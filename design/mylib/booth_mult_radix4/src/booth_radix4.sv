==> flow/design.v <==
module Mbooth_radix4 #(
    parameter  WIDTH_M = 8,
    parameter  WIDTH_R = 8
    )(
     input                           clk             
    ,input                           rstn            
    ,input                           vld_in          
    ,input     [WIDTH_M-1:0]         multiplicand    
    ,input     [WIDTH_R-1:0]         multiplier      
    ,output    [WIDTH_M+WIDTH_R-1:0] mul_out         
    ,output    reg                   done            
    );
    enum logic [1:0] { IDLE    = 2'b00
                      ,ADD     = 2'b01
                      ,SHIFT   = 2'b11
                      ,OUTPUT  = 2'b10
                     }state;
    reg        [1:0]                 current_state, next_state; 
    reg        [WIDTH_M+WIDTH_R+2:0] add1;
    reg        [WIDTH_M+WIDTH_R+2:0] sub1;
    reg        [WIDTH_M+WIDTH_R+2:0] add_x2;
    reg        [WIDTH_M+WIDTH_R+2:0] sub_x2;
    reg        [WIDTH_M+WIDTH_R+2:0] p_dct;
    reg        [WIDTH_R-1        :0] count;
    always_ff@ (posedge clk or negedge rstn) begin
        if (!rstn) begin
            current_state <= IDLE;
        end else if (!vld_in) begin
            current_state <= IDLE;
        end else begin
            current_state <= next_state;
        end
    end
    always_comb begin
        next_state = 2'bx;
        case (current_state)
            IDLE   : if(vld_in)
                         next_state = ADD;
                     else
                         next_state = IDLE;
            ADD    : next_state = SHIFT;
            SHIFT  : if (count == WIDTH_R/2)
                         next_state = OUTPUT;
                     else
                         next_state = ADD;
            OUTPUT : next_state = IDLE;
            default: next_state = IDLE;
        endcase
    end
    always_ff@(posedge clk or negedge rstn) begin
        if (!rstn) begin
            {add1,sub1,add_x2,sub_x2,p_dct,count,done} <= 0;
        end else begin
            case (current_state)
                IDLE   : begin
                    add1     <= {{2{multiplicand[WIDTH_R-1]}},multiplicand,{WIDTH_R+1{1'b0}}};
                    sub1     <= {-{{2{multiplicand[WIDTH_R-1]}},multiplicand},{WIDTH_R+1{1'b0}}};
                    add_x2   <= {{multiplicand[WIDTH_R-1],multiplicand,1'b0},{WIDTH_R+1{1'b0}}};
                    sub_x2   <= {-{multiplicand[WIDTH_R-1],multiplicand,1'b0},{WIDTH_R+1{1'b0}}};
                    p_dct    <= {{WIDTH_M+1{1'b0}},multiplier,1'b0};
                    count    <= 0;
                    done     <= 0;
                end
                ADD    : begin
                    case (p_dct[2:0])
                        3'b000,3'b111 : p_dct <= p_dct;
                        3'b001,3'b010 : p_dct <= p_dct + add1;
                        3'b101,3'b110 : p_dct <= p_dct + sub1;
                        3'b100        : p_dct <= p_dct + sub_x2;
                        3'b011        : p_dct <= p_dct + add_x2;
                        default       : p_dct <= p_dct;
                    endcase
                    count = count + 1;
                end
                SHIFT  : begin
                    p_dct <= {p_dct[WIDTH_M+WIDTH_R+2],p_dct[WIDTH_M+WIDTH_R+2],p_dct[WIDTH_M+WIDTH_R+2:2]};
                end
                OUTPUT : begin
                    done <= 1;
                end
            endcase
        end
    end
    assign mul_out = p_dct[WIDTH_M+WIDTH_R:1];
endmodule
# From RTL to reports: Mbooth_radix4

Tool output for the design above, in the order of the flow.
Line numbers count from 1 in the design file above.
Operators: Yosys type, input widths -> output width; for muxes data width and select width s.
Cell names lack the library's common part.
Not given: n/a

Top module: Mbooth_radix4
Clock input: clk
Standard-cell library: sky130hd
Library corner: tt_025C_1v80

# After elaboration

Counts by Yosys on the flattened word-level netlist (proc, flatten, opt, wreduce; memories kept). Register bits leave out memories and registers merged into their read ports (data or address). Print and check cells are left out.

Bits in registers: 66
Input bits: 19
Output and inout bits: 17

Equal/unequal tests: 12
Bitwise gates (word level): 1
Reductions and logical operators: 11
$add $sub $neg: 7
Multiplexer cells: 7

Operator list:

| kind                | number |
| $add 19x19->19      | 4 |
| $pmux 19 s4         | 1 |
| $pmux 19 s3         | 1 |
| $neg 10->10         | 2 |
| $pmux 8 s2          | 1 |
| $eq 3x3->1 const B  | 4 |
| $reduce_or 2->1     | 4 |
| $add 8x1->8 const B | 1 |
| $eq 8x3->1 const B  | 1 |
| $pmux 2 s4          | 1 |
| $eq 3x2->1 const B  | 2 |
| $eq 2x2->1 const B  | 2 |
| $reduce_bool 2->1   | 2 |
| $mux 2              | 2 |
| $eq 3x1->1 const B  | 1 |
| $logic_not 3->1     | 1 |
| $reduce_and 3->1    | 1 |
| $reduce_bool 3->1   | 1 |
| $eq 2x1->1 const B  | 1 |
| $ne 2x2->1 const B  | 1 |
| $logic_not 2->1     | 1 |
| $reduce_and 2->1    | 1 |
| $pmux 1 s2          | 1 |
| $not 1->1           | 1 |

# Longest topological paths

Longest topological path by Yosys (ltp), each cell counted once; first at word level (registers and memories cut), then after technology mapping (sequential cells cut; the memories' decode and read muxes count).

Depth after elaboration: 4
ABC_AREA: 0
Mapped depth: 14
Gate-level depth less buffers: 12

# Netlist

The flow's flattened synthesis, as Yosys stat reports it; memories are mapped. The netlist is that of the ABC_AREA named above (0 if unset); the other value can give another one.
Totals and module areas in this step are rounded.

Synthesis area: 3,460 µm²
Buffers: 35
Flip-flops: 49
Cells in the netlist: 380
Sequential part of the area: 1,230 µm²

Cell types:

| type     | number | area in all (µm²) |
| dfrtp_1  | 48     | 1.2E+03 |
| ha_1     | 21     | 262.752 |
| mux2_2   | 18     | 202.694 |
| a22oi_1  | 20     | 150.144 |
| o21ai_0  | 30     | 150.144 |
| a21oi_1  | 29     | 145.139 |
| xnor2_1  | 14     | 122.618 |
| buf_4    | 16     | 120.115 |
| nor2_1   | 30     | 112.608 |
| nand2_1  | 29     | 108.854 |
| xor2_1   | 10     | 87.584 |
| o22ai_1  | 12     | 75.072 |
| nand3_1  | 12     | 60.058 |
| mux2i_1  | 5      | 50.048 |
| clkbuf_1 | 11     | 41.29 |
| fa_1     | 2      | 40.038 |
| nor2b_1  | 6      | 37.536 |
| inv_1    | 9      | 33.782 |

Not listed: further types 32, cells in them 58.

# Path before layout

OpenSTA on the mapped netlist: ideal clock, no wires. The path of least setup slack (recovery checks aside). Input and output delay are each 20% of the period. Register names are those of the netlist, which keeps one name where synthesis merged equal registers.

Path kind: register to register
Start: register p_dct[1]
End: register p_dct[17]
Driving pins on the path: 14
Delay of the path: 2,901 ps
Period: 3,370 ps
Launch time at the first pin: 0 ps
Arrival time: 2,814 ps
Path buffers: 2
Data required time: 3,283 ps
Path slack: 469 ps
Period reached after synthesis: 2,901 ps

"delay of the path" is the arrival time less input delay plus setup time.
"driving pins on the path" counts driving pins, that of a launching flip-flop among them; a cell with two outputs on the path counts twice.
"period reached after synthesis" = period - worst setup slack (recovery checks aside). The figure is calculated, with input and output delays left at 20% of the set period.
The rows between start and end are the longest chain of elaborated cells between them; the timing report does not say that the signal goes this way. Where chains are equally long, one stands for them.
Each line given opens the expression or statement behind the cell; cells for indexed reads and writes are added by Yosys, which also makes memories of some case tables.
A register here has more assigning lines than the two given.

Cell sequence: dfrtp_1 -> buf_6 -> clkbuf_1 -> mux2_2 -> o22ai_1 -> a21oi_1 -> ha_1 -> a21oi_1 -> nor2b_1 -> o31a_1 -> o41ai_1 -> xor2_1 -> or3_1 -> o211ai_1
Length of the longest elaborated chain: 4
Elaborated cells between the ends (all ways): 19
RTL lines with such cells: 6

Ends and longest elaborated chain, post-synthesis:

| item            | line | source |
| start, declared | 23   | `reg        [WIDTH_M+WIDTH_R+2:0] p_dct;` |
| start, assigned | 60   | `p_dct    <= {{WIDTH_M+1{1'b0}},multiplier,1'b0};` |
| start, assigned | 66   | `3'b000,3'b111 : p_dct <= p_dct;` |
| $eq 3x3->1      | 65   | `case (p_dct[2:0])` |
| $reduce_or 2->1 | 65   |  |
| $pmux 19 s4     | 65   |  |
| $pmux 19 s3     | 54   | `case (current_state)` |
| end, assigned   | 60   |  |
| end, assigned   | 66   |  |
| end, declared   | 23   |  |

# Path in the finished layout

From the final timing report of run 1: the path of least setup slack in the routed layout; clock arrival at registers is part of the times.
The report prints the path's times to 10 ps; the period is as set.

Path kind: register to register
Start: register p_dct[1]
End: register p_dct[18]
Period: 2,490 ps
Path buffers: 2
Arrival time: 3,160 ps
Path slack: -450 ps
Launch time at the first pin: 320 ps
Data required time: 2,700 ps
Driving pins on the path: 13

The rows between start and end are the longest chain of elaborated cells between them; the timing report does not say that the signal goes this way. Where chains are equally long, one stands for them.
A register here has more assigning lines than the two given.

Cell sequence: dfrtp_1 -> buf_6 -> buf_4 -> mux2_2 -> o22ai_1 -> a21oi_1 -> ha_4 -> and4_4 -> a21oi_4 -> a31oi_4 -> xnor2_2 -> a211o_1 -> a22o_1
Length of the longest elaborated chain: 4
Elaborated cells between the ends (all ways): 19
RTL lines with such cells: 6

Ends and longest elaborated chain, after layout:

| item            | line | source |
| start, declared | 23   | `reg        [WIDTH_M+WIDTH_R+2:0] p_dct;` |
| start, assigned | 60   | `p_dct    <= {{WIDTH_M+1{1'b0}},multiplier,1'b0};` |
| start, assigned | 66   | `3'b000,3'b111 : p_dct <= p_dct;` |
| $eq 3x3->1      | 65   | `case (p_dct[2:0])` |
| $reduce_or 2->1 | 65   |  |
| $pmux 19 s4     | 65   |  |
| $pmux 19 s3     | 54   | `case (current_state)` |
| end, assigned   | 60   |  |
| end, assigned   | 66   |  |
| end, declared   | 23   |  |

Mbooth_radix4 through Yosys and OpenROAD on sky130hd: 2 stored runs, unordered, with their settings and measured results. The constraints put input and output delay at 20% of the set period each and load the outputs with 0.01 pF.
"reached clock period" = clock period - worst setup slack. The figure is calculated, with input and output delays left at 20% of the set period.
"time used up by the worst setup path" means the part of the period allowed to the worst setup path (the constraints hold back 20% at inputs and 20% at outputs) less its slack; where the path has registers, the arrival times of their clocks count too.
"total design power" is the tool's figure for a default switching activity; nothing was simulated.
"time used up by the worst setup path" is given in steps of 10 ps.
The measured numbers are rounded.
Settings: - = not set for that run.

| setting or result                         | run 1                | run 2                |
| period_ns                                 | 2.49                 | 3.9                  |
| CORE_UTILIZATION                          | 38                   | 60                   |
| SETUP_SLACK_MARGIN                        | 0.11                 | 0.14                 |
| PLACE_DENSITY_LB_ADDON                    | 0.26                 | 0.15                 |
| HOLD_SLACK_MARGIN                         | 0.04                 | -                    |
| CELL_PAD_IN_SITES_DETAIL_PLACEMENT        | 1                    | -                    |
| ABC_AREA                                  | 0                    | 0                    |
| GPL_TIMING_DRIVEN                         | 0                    | 0                    |
| GPL_ROUTABILITY_DRIVEN                    | 0                    | -                    |
| CTS_CLUSTER_SIZE                          | 40                   | -                    |
| SLEW_MARGIN                               | 10                   | 20                   |
| MAX_ROUTING_LAYER                         | met5                 | -                    |
| CAP_MARGIN                                | 20                   | 20                   |
| CORE_MARGIN                               | 2                    | 2                    |
| CORE_ASPECT_RATIO                         | -                    | 1.14                 |
| MIN_ROUTING_LAYER                         | -                    | met2                 |
| synthesis area (µm²)                      | 3,460                | 3,460                |
| die area (µm²)                            | 9,870                | 6,380                |
| standard-cell area after layout (µm²)     | 4,480                | 4,030                |
| utilization after routing (%)             | 51.1                 | 72.7                 |
| lowest setup slack (ps)                   | -452                 | 482                  |
| setup TNS (ps)                            | -1,480               | 0                    |
| total design power (mW)                   | 4.22                 | 2.26                 |
| reached clock period (ps)                 | 2,942                | 3,418                |
| time used up by the worst setup path (ps) | 2,940                | 3,420                |
| critical path kind                        | register to register | register to register |
