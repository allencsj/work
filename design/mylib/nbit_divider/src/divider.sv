==> flow/design.v <==
module Mdivider
  #(parameter WIDTH = 4)
   (input                 clk
   ,input                 rstn
   ,input                 start
   ,input    [WIDTH-1:0]  divisor
   ,input    [WIDTH-1:0]  divised
   ,output   [WIDTH-1:0]  quotiend
   ,output   [WIDTH-1:0]  remainder
   ,output   reg          done
   );
   reg       [2*WIDTH-1:0]   calu1;
   reg       [2*WIDTH-1:0]   calu2;
   reg       [1:0]           state_r;
   reg       [1:0]           state_next;
   wire      [WIDTH-1:0]     calu1_r;
   wire      [WIDTH-1:0]     calu2_r;
   reg       [WIDTH-1:0]     cnt;
   reg       [WIDTH-1:0]     divisor_r;
   reg       [WIDTH-1:0]     divised_r;
   reg                       start_r;
   enum logic [1:0] {IDLE = 2'b00
                    ,SHIFT= 2'b01
                    ,CALU = 2'b10
                    ,END  = 2'b11
                    }state;
   always_ff@(posedge clk or negedge rstn) begin
       if (!rstn) begin
           start_r <= 0;
       end else if (start == 1) begin
           start_r <= 1;
       end else begin
           start_r <= 0;
       end
   end
   always_ff@(posedge clk or negedge rstn) begin
       if (!rstn) begin
           divisor_r <= 0;
       end else if (start == 1) begin
           divisor_r <= divisor;
       end else begin
           divisor_r <= divisor_r;
       end
   end
   always_ff@(posedge clk or negedge rstn) begin
       if (!rstn) begin
           divised_r <= 0;
       end else if (start == 1) begin
           divised_r <= divised;
       end else begin
           divised_r <= divised_r;
       end
   end
   always_ff@(posedge clk or negedge rstn) begin
       if (!rstn) begin
           state_r <= IDLE;
       end else begin
           state_r <= state_next;
       end
   end
   always_comb begin
       case (state_r)
           IDLE   :   begin
               if (start_r)begin
                   if (divisor_r !=0 && divised_r != 0) begin
                       state_next = SHIFT;
                   end else if (divisor_r == 0) begin
                       state_next = END;
                   end else begin
                       state_next = END;
                   end
               end else begin
                   state_next = IDLE;
               end
           end
           SHIFT  :   begin
               state_next = CALU;
           end
           CALU   :   begin
               if (cnt == WIDTH) begin
                   state_next = END;
               end else begin
                   state_next = SHIFT;
               end
           end
           END    :   begin
               state_next = IDLE;
           end
       endcase
   end
   always_ff@(posedge clk or negedge rstn) begin
       if (!rstn) begin
           done <= 0;
       end else if (state_r == END) begin
           done <= 1;
       end else begin
           done <= 0;
       end
   end
   always_ff@(posedge clk or negedge rstn) begin
       if (!rstn) begin
           cnt <= 0;
       end else if (state_r == END) begin
           cnt <= 0;
       end else if (state_r == SHIFT) begin
           cnt <= cnt + 1;
       end
   end
   always_ff@(posedge clk or negedge rstn) begin
       if (!rstn) begin
           calu1 <= 0;
       end else if (state_r == IDLE) begin
           calu1 = {{WIDTH{1'b0}},divised_r};
       end else if (divisor_r == 0) begin
           calu1 <= '1;
       end else if (divised_r == 0) begin
           calu1 <= 0;
       end else if (state_r == SHIFT) begin
           calu1 <= {calu1[2*WIDTH-2:0],1'b0};
       end else if (state_r == CALU) begin
           if (calu1_r >= calu2_r) begin
               calu1 = calu1 - calu2 + 1;
           end
       end
   end
   always_ff@(posedge clk or negedge rstn) begin
       if (!rstn) begin
           calu2 <= 0;
       end else if (state_r == IDLE) begin
           calu2 = {divisor_r,{WIDTH{1'b0}}};
       end
   end
   assign calu1_r   = calu1[2*WIDTH-1:WIDTH];
   assign calu2_r   = calu2[2*WIDTH-1:WIDTH];
   assign quotiend  = done ? calu1[WIDTH-1:0] : 0;
   assign remainder = done ? calu1[2*WIDTH-1:WIDTH] : 0;
endmodule
## From RTL to reports: Mdivider

The steps from the RTL of Mdivider to its reports follow in flow order.
Lines are those of the file above, counted from 1.
Library cell names are shortened.
The mark - stands for no value.

- Top: Mdivider
- Clock input: clk
- Library: sky130hd
- Timing corner: tt_025C_1v80

## Word level

Counts by Yosys on the flattened word-level netlist (proc, flatten, opt, wreduce; memories kept). Register bits leave out memories and registers merged into their read ports (data or address). Print and check cells are left out. Cells with the same type and inputs are merged into one.

- Register bits after elaboration: 28
- Input port bits: 11
- Cells after elaboration: 42

- Add/subtract/negate cells: 3
- Magnitude comparators: 1
- Equal/unequal tests: 4
- Multiplexer cells: 16
- Reduce/logical cells: 10

Operator list:

| operator | count |
|---|---|
| 8-bit two-way mux | 6 |
| 4-bit two-way mux | 4 |
| 5-bit nonzero test | 2 |
| 4-bit zero test | 2 |
| 4-bit nonzero test | 2 |
| 8-bit by 2-bit adder with 8-bit output with constant B | 1 |
| 8-bit subtractor | 1 |
| 2-bit parallel mux with 4-bit select | 1 |
| 2-bit two-way mux | 3 |
| 2-bit == test with constant B | 2 |
| 4-bit by 1-bit adder with 4-bit output with constant B | 1 |
| 4-bit by 3-bit == test with 1-bit output with constant B | 1 |
| 4-bit >= comparator | 1 |
| 2-bit by 1-bit == test with 1-bit output with constant B | 1 |
| 2-bit zero test | 1 |
| 2-bit AND reduction | 1 |
| 2-bit nonzero test | 1 |
| 1-bit two-way mux | 2 |
| 1-bit logical AND | 1 |

## Longest topological paths

Longest topological path by Yosys (ltp), each cell counted once; first at word level (registers and memories cut), then after technology mapping (sequential cells cut; the memories' decode and read muxes count).

- Depth in word-level cells: 8
- ABC_AREA: 0
- Gate-level depth with buffers: 10

## After synthesis

Source: synth_stat.txt of the flow (Yosys; design flattened, memories mapped). It holds for the ABC_AREA given above (unset counts as 0); a run with the other value may have another netlist.

- Mapped cells: 184
- Mapped area: 1803.0 um^2
- Sequential area: 752.0 um^2
- Mapped flip-flops: 30

Cell types:

| cell | count | total area (um^2) |
|---|---|---|
| dfrtp_1 | 29 | 725.696 |
| ha_1 | 15 | 187.68 |
| o21ai_0 | 17 | 85.082 |
| inv_1 | 18 | 67.565 |
| mux2_2 | 6 | 67.565 |
| nand2_1 | 17 | 63.811 |
| and2_1 | 8 | 50.048 |
| nor2_1 | 13 | 48.797 |
| a21oi_1 | 9 | 45.043 |
| nor4_4 | 2 | 42.541 |
| mux2i_1 | 4 | 40.038 |
| xnor2_1 | 4 | 35.034 |
| xor2_1 | 4 | 35.034 |
| dfstp_2 | 1 | 26.275 |
| a21o_1 | 3 | 22.522 |
| fa_1 | 1 | 20.019 |
| a22o_1 | 2 | 17.517 |
| o31a_1 | 2 | 17.517 |

Other cell types: 23; their cells: 29.

## Worst setup path after synthesis

Path of least setup slack by OpenSTA after synthesis, without wires, with an ideal clock, recovery checks aside; 20% of the period is set as input and as output delay. Where synthesis merged equal registers, the netlist keeps one of their names.

- Kind: register to register
- Start point: register calu2[6]
- End point: register calu1[7]
- Period: 2.06 ns
- Launch time at the first pin: 0.000 ns
- Arrival time: 2.070 ns
- Required time: 1.934 ns
- Setup slack: -0.136 ns
- Delay of the path: 2.196 ns
- Driving pins on the path: 10
- Path buffers: 0
- Synthesis period reached: 2.196 ns

"delay of the path" = arrival - input delay + setup time.
"driving pins on the path" counts driving pins, that of a launching flip-flop among them; a cell with two outputs on the path counts twice.
"synthesis period reached" = period - worst setup slack (recovery checks aside). The figure is calculated, with input and output delays left at 20% of the set period.
Between the ends stands the longest chain of elaborated cells between them, by number of cells; it is not shown to be the way that was timed. Of several equally long chains one is given.
A line is the first line of the expression or statement that the cell stems from. Yosys adds cells for indexed reads and writes and turns some case tables into memories.
At most two assigning lines are given for a register; there are more.

- Path through: dfrtp_1 inv_1 ha_1 inv_1 fa_1 or3b_2 o21ai_0 o21ai_0 o311a_1 a221o_1
- Cells in the longest elaborated chain: 8
- Elaborated cells between the ends (all ways): 11
- Those cells by class: add/sub: 2; compare: 1; mux: 6; reduce/logical: 2

RTL lines, path after synthesis:

| what | line | text |
|---|---|---|
| start, declared | 13 | `reg       [2*WIDTH-1:0]   calu2;` |
| start, assigned | 128 | `calu2 <= 0;` |
| start, assigned | 130 | `calu2 = {divisor_r,{WIDTH{1'b0}}};` |
| 8-bit subtractor | 122 | `calu1 = calu1 - calu2 + 1;` |
| 8-bit by 2-bit adder with 8-bit output | 122 |  |
| 8-bit two-way mux | 121 | `if (calu1_r >= calu2_r) begin` |
| 8-bit two-way mux | 120 | `end else if (state_r == CALU) begin` |
| 8-bit two-way mux | 118 | `end else if (state_r == SHIFT) begin` |
| 8-bit two-way mux | 116 | `end else if (divised_r == 0) begin` |
| 8-bit two-way mux | 114 | `end else if (divisor_r == 0) begin` |
| 8-bit two-way mux | 112 | `end else if (state_r == IDLE) begin` |
| end, assigned | 113 | `calu1 = {{WIDTH{1'b0}},divised_r};` |
| end, assigned | 119 | `calu1 <= {calu1[2*WIDTH-2:0],1'b0};` |
| end, declared | 12 | `reg       [2*WIDTH-1:0]   calu1;` |

## Path in the finished layout

From the final timing report of record 1: the path of least setup slack in the routed layout; clock arrival at registers is part of the times.

- Kind: register to register
- Start point: register calu2[6]
- End point: register calu1[7]
- Period: 2.11 ns
- Launch time at the first pin: 0.34 ns
- Arrival time: 2.38 ns
- Required time: 2.34 ns
- Setup slack: -0.04 ns
- Driving pins on the path: 9
- Path buffers: 1

Between the ends stands the longest chain of elaborated cells between them, by number of cells; it is not shown to be the way that was timed. Of several equally long chains one is given.
At most two assigning lines are given for a register; there are more.

- Path through: dfrtp_1 inv_2 ha_4 ha_1 buf_4 a21oi_1 o2111ai_1 o31a_1 a221o_1
- Cells in the longest elaborated chain: 8
- Elaborated cells between the ends (all ways): 11
- Those cells by class: add/sub: 2; compare: 1; mux: 6; reduce/logical: 2

RTL lines, path post-layout:

| what | line | text |
|---|---|---|
| start, declared | 13 | `reg       [2*WIDTH-1:0]   calu2;` |
| start, assigned | 128 | `calu2 <= 0;` |
| start, assigned | 130 | `calu2 = {divisor_r,{WIDTH{1'b0}}};` |
| 8-bit subtractor | 122 | `calu1 = calu1 - calu2 + 1;` |
| 8-bit by 2-bit adder with 8-bit output | 122 |  |
| 8-bit two-way mux | 121 | `if (calu1_r >= calu2_r) begin` |
| 8-bit two-way mux | 120 | `end else if (state_r == CALU) begin` |
| 8-bit two-way mux | 118 | `end else if (state_r == SHIFT) begin` |
| 8-bit two-way mux | 116 | `end else if (divised_r == 0) begin` |
| 8-bit two-way mux | 114 | `end else if (divisor_r == 0) begin` |
| 8-bit two-way mux | 112 | `end else if (state_r == IDLE) begin` |
| end, assigned | 113 | `calu1 = {{WIDTH{1'b0}},divised_r};` |
| end, assigned | 119 | `calu1 <= {calu1[2*WIDTH-2:0],1'b0};` |
| end, declared | 12 | `reg       [2*WIDTH-1:0]   calu1;` |

Appendix: measured runs

Flow measurements of Mdivider on sky130hd: 2 stored runs with different settings, listed in no order. Input and output delays are each 20% of the period that was set; the output load is 0.01 pF.
"achieved period" is the run's clock period less its worst setup slack. It is reckoned from that one timing run; input and output delays stay at 20% of the period that was set.
By "critical setup path time" is meant the share of the clock period that the worst setup path is allowed (20% is reserved at inputs, 20% at outputs), minus its slack. Clock arrival times at its registers enter into it.

### Record 1

==> flow/run.sh <==
#!/bin/bash
# the make line also repeats the synthesis and layout settings of config.mk as NAME=value (left out here)
make -C /OpenROAD-flow-scripts/flow DESIGN_CONFIG=/design/flow/config.mk WORK_HOME=/design/flow/orfs CLKGATE_MAP_FILE= finish
==> flow/config.mk <==
export PLATFORM = sky130hd
export DESIGN_NAME = Mdivider
export DESIGN_NICKNAME = Mdivider
export VERILOG_FILES = /design/flow/design.v
export SDC_FILE = /design/flow/constraint.sdc
export NUM_CORES = 4
export LEC_CHECK = 0
export CAP_MARGIN = 20
export CORE_MARGIN = 2
export CORE_UTILIZATION = 61
export CTS_CLUSTER_DIAMETER = 187
export CTS_CLUSTER_SIZE = 47
export MAX_ROUTING_LAYER = met4
export PLACE_DENSITY = 0.88
export SETUP_SLACK_MARGIN = 0.14
export SLEW_MARGIN = 0
export TNS_END_PERCENT = 75
==> flow/constraint.sdc <==
create_clock -name core_clock -period 2.11 [get_ports {clk}]
set_input_delay 0.4220 -clock core_clock [delete_from_list [all_inputs] [get_ports {clk}]]
set_output_delay 0.4220 -clock core_clock [all_outputs]
set_load 0.01 [all_outputs]

Results of record 1:
- Synthesized cell area: 1803.0 um^2
- Worst setup slack after layout: -0.037 ns
- Die size: 3406.5 um^2
- Critical setup path time: 2.15 ns
- Worst setup path type: register to register
- Achieved period: 2.147 ns
- Final utilization: 80.7 %
- Final setup TNS: -0.037 ns

### Record 2

==> flow/run.sh <==
#!/bin/bash
# the make line also repeats the synthesis and layout settings of config.mk as NAME=value (left out here)
make -C /OpenROAD-flow-scripts/flow DESIGN_CONFIG=/design/flow/config.mk WORK_HOME=/design/flow/orfs CLKGATE_MAP_FILE= finish
==> flow/config.mk <==
export PLATFORM = sky130hd
export DESIGN_NAME = Mdivider
export DESIGN_NICKNAME = Mdivider
export VERILOG_FILES = /design/flow/design.v
export SDC_FILE = /design/flow/constraint.sdc
export NUM_CORES = 4
export LEC_CHECK = 0
export CAP_MARGIN = 20
export CORE_ASPECT_RATIO = 0.5
export CORE_MARGIN = 2
export CORE_UTILIZATION = 44
export CTS_CLUSTER_SIZE = 37
export GPL_TIMING_DRIVEN = 1
export PLACE_DENSITY = 0.65
export SETUP_SLACK_MARGIN = 0.12
export SLEW_MARGIN = 0
==> flow/constraint.sdc <==
create_clock -name core_clock -period 2.8 [get_ports {clk}]
set_input_delay 0.5600 -clock core_clock [delete_from_list [all_inputs] [get_ports {clk}]]
set_output_delay 0.5600 -clock core_clock [all_outputs]
set_load 0.01 [all_outputs]

Results of record 2:
- Synthesized cell area: 1803.0 um^2
- Worst setup slack after layout: 0.475 ns
- Die size: 4657.0 um^2
- Critical setup path time: 2.33 ns
- Worst setup path type: register to register
- Achieved period: 2.325 ns
- Final utilization: 55.5 %
- Final setup TNS: 0.000 ns
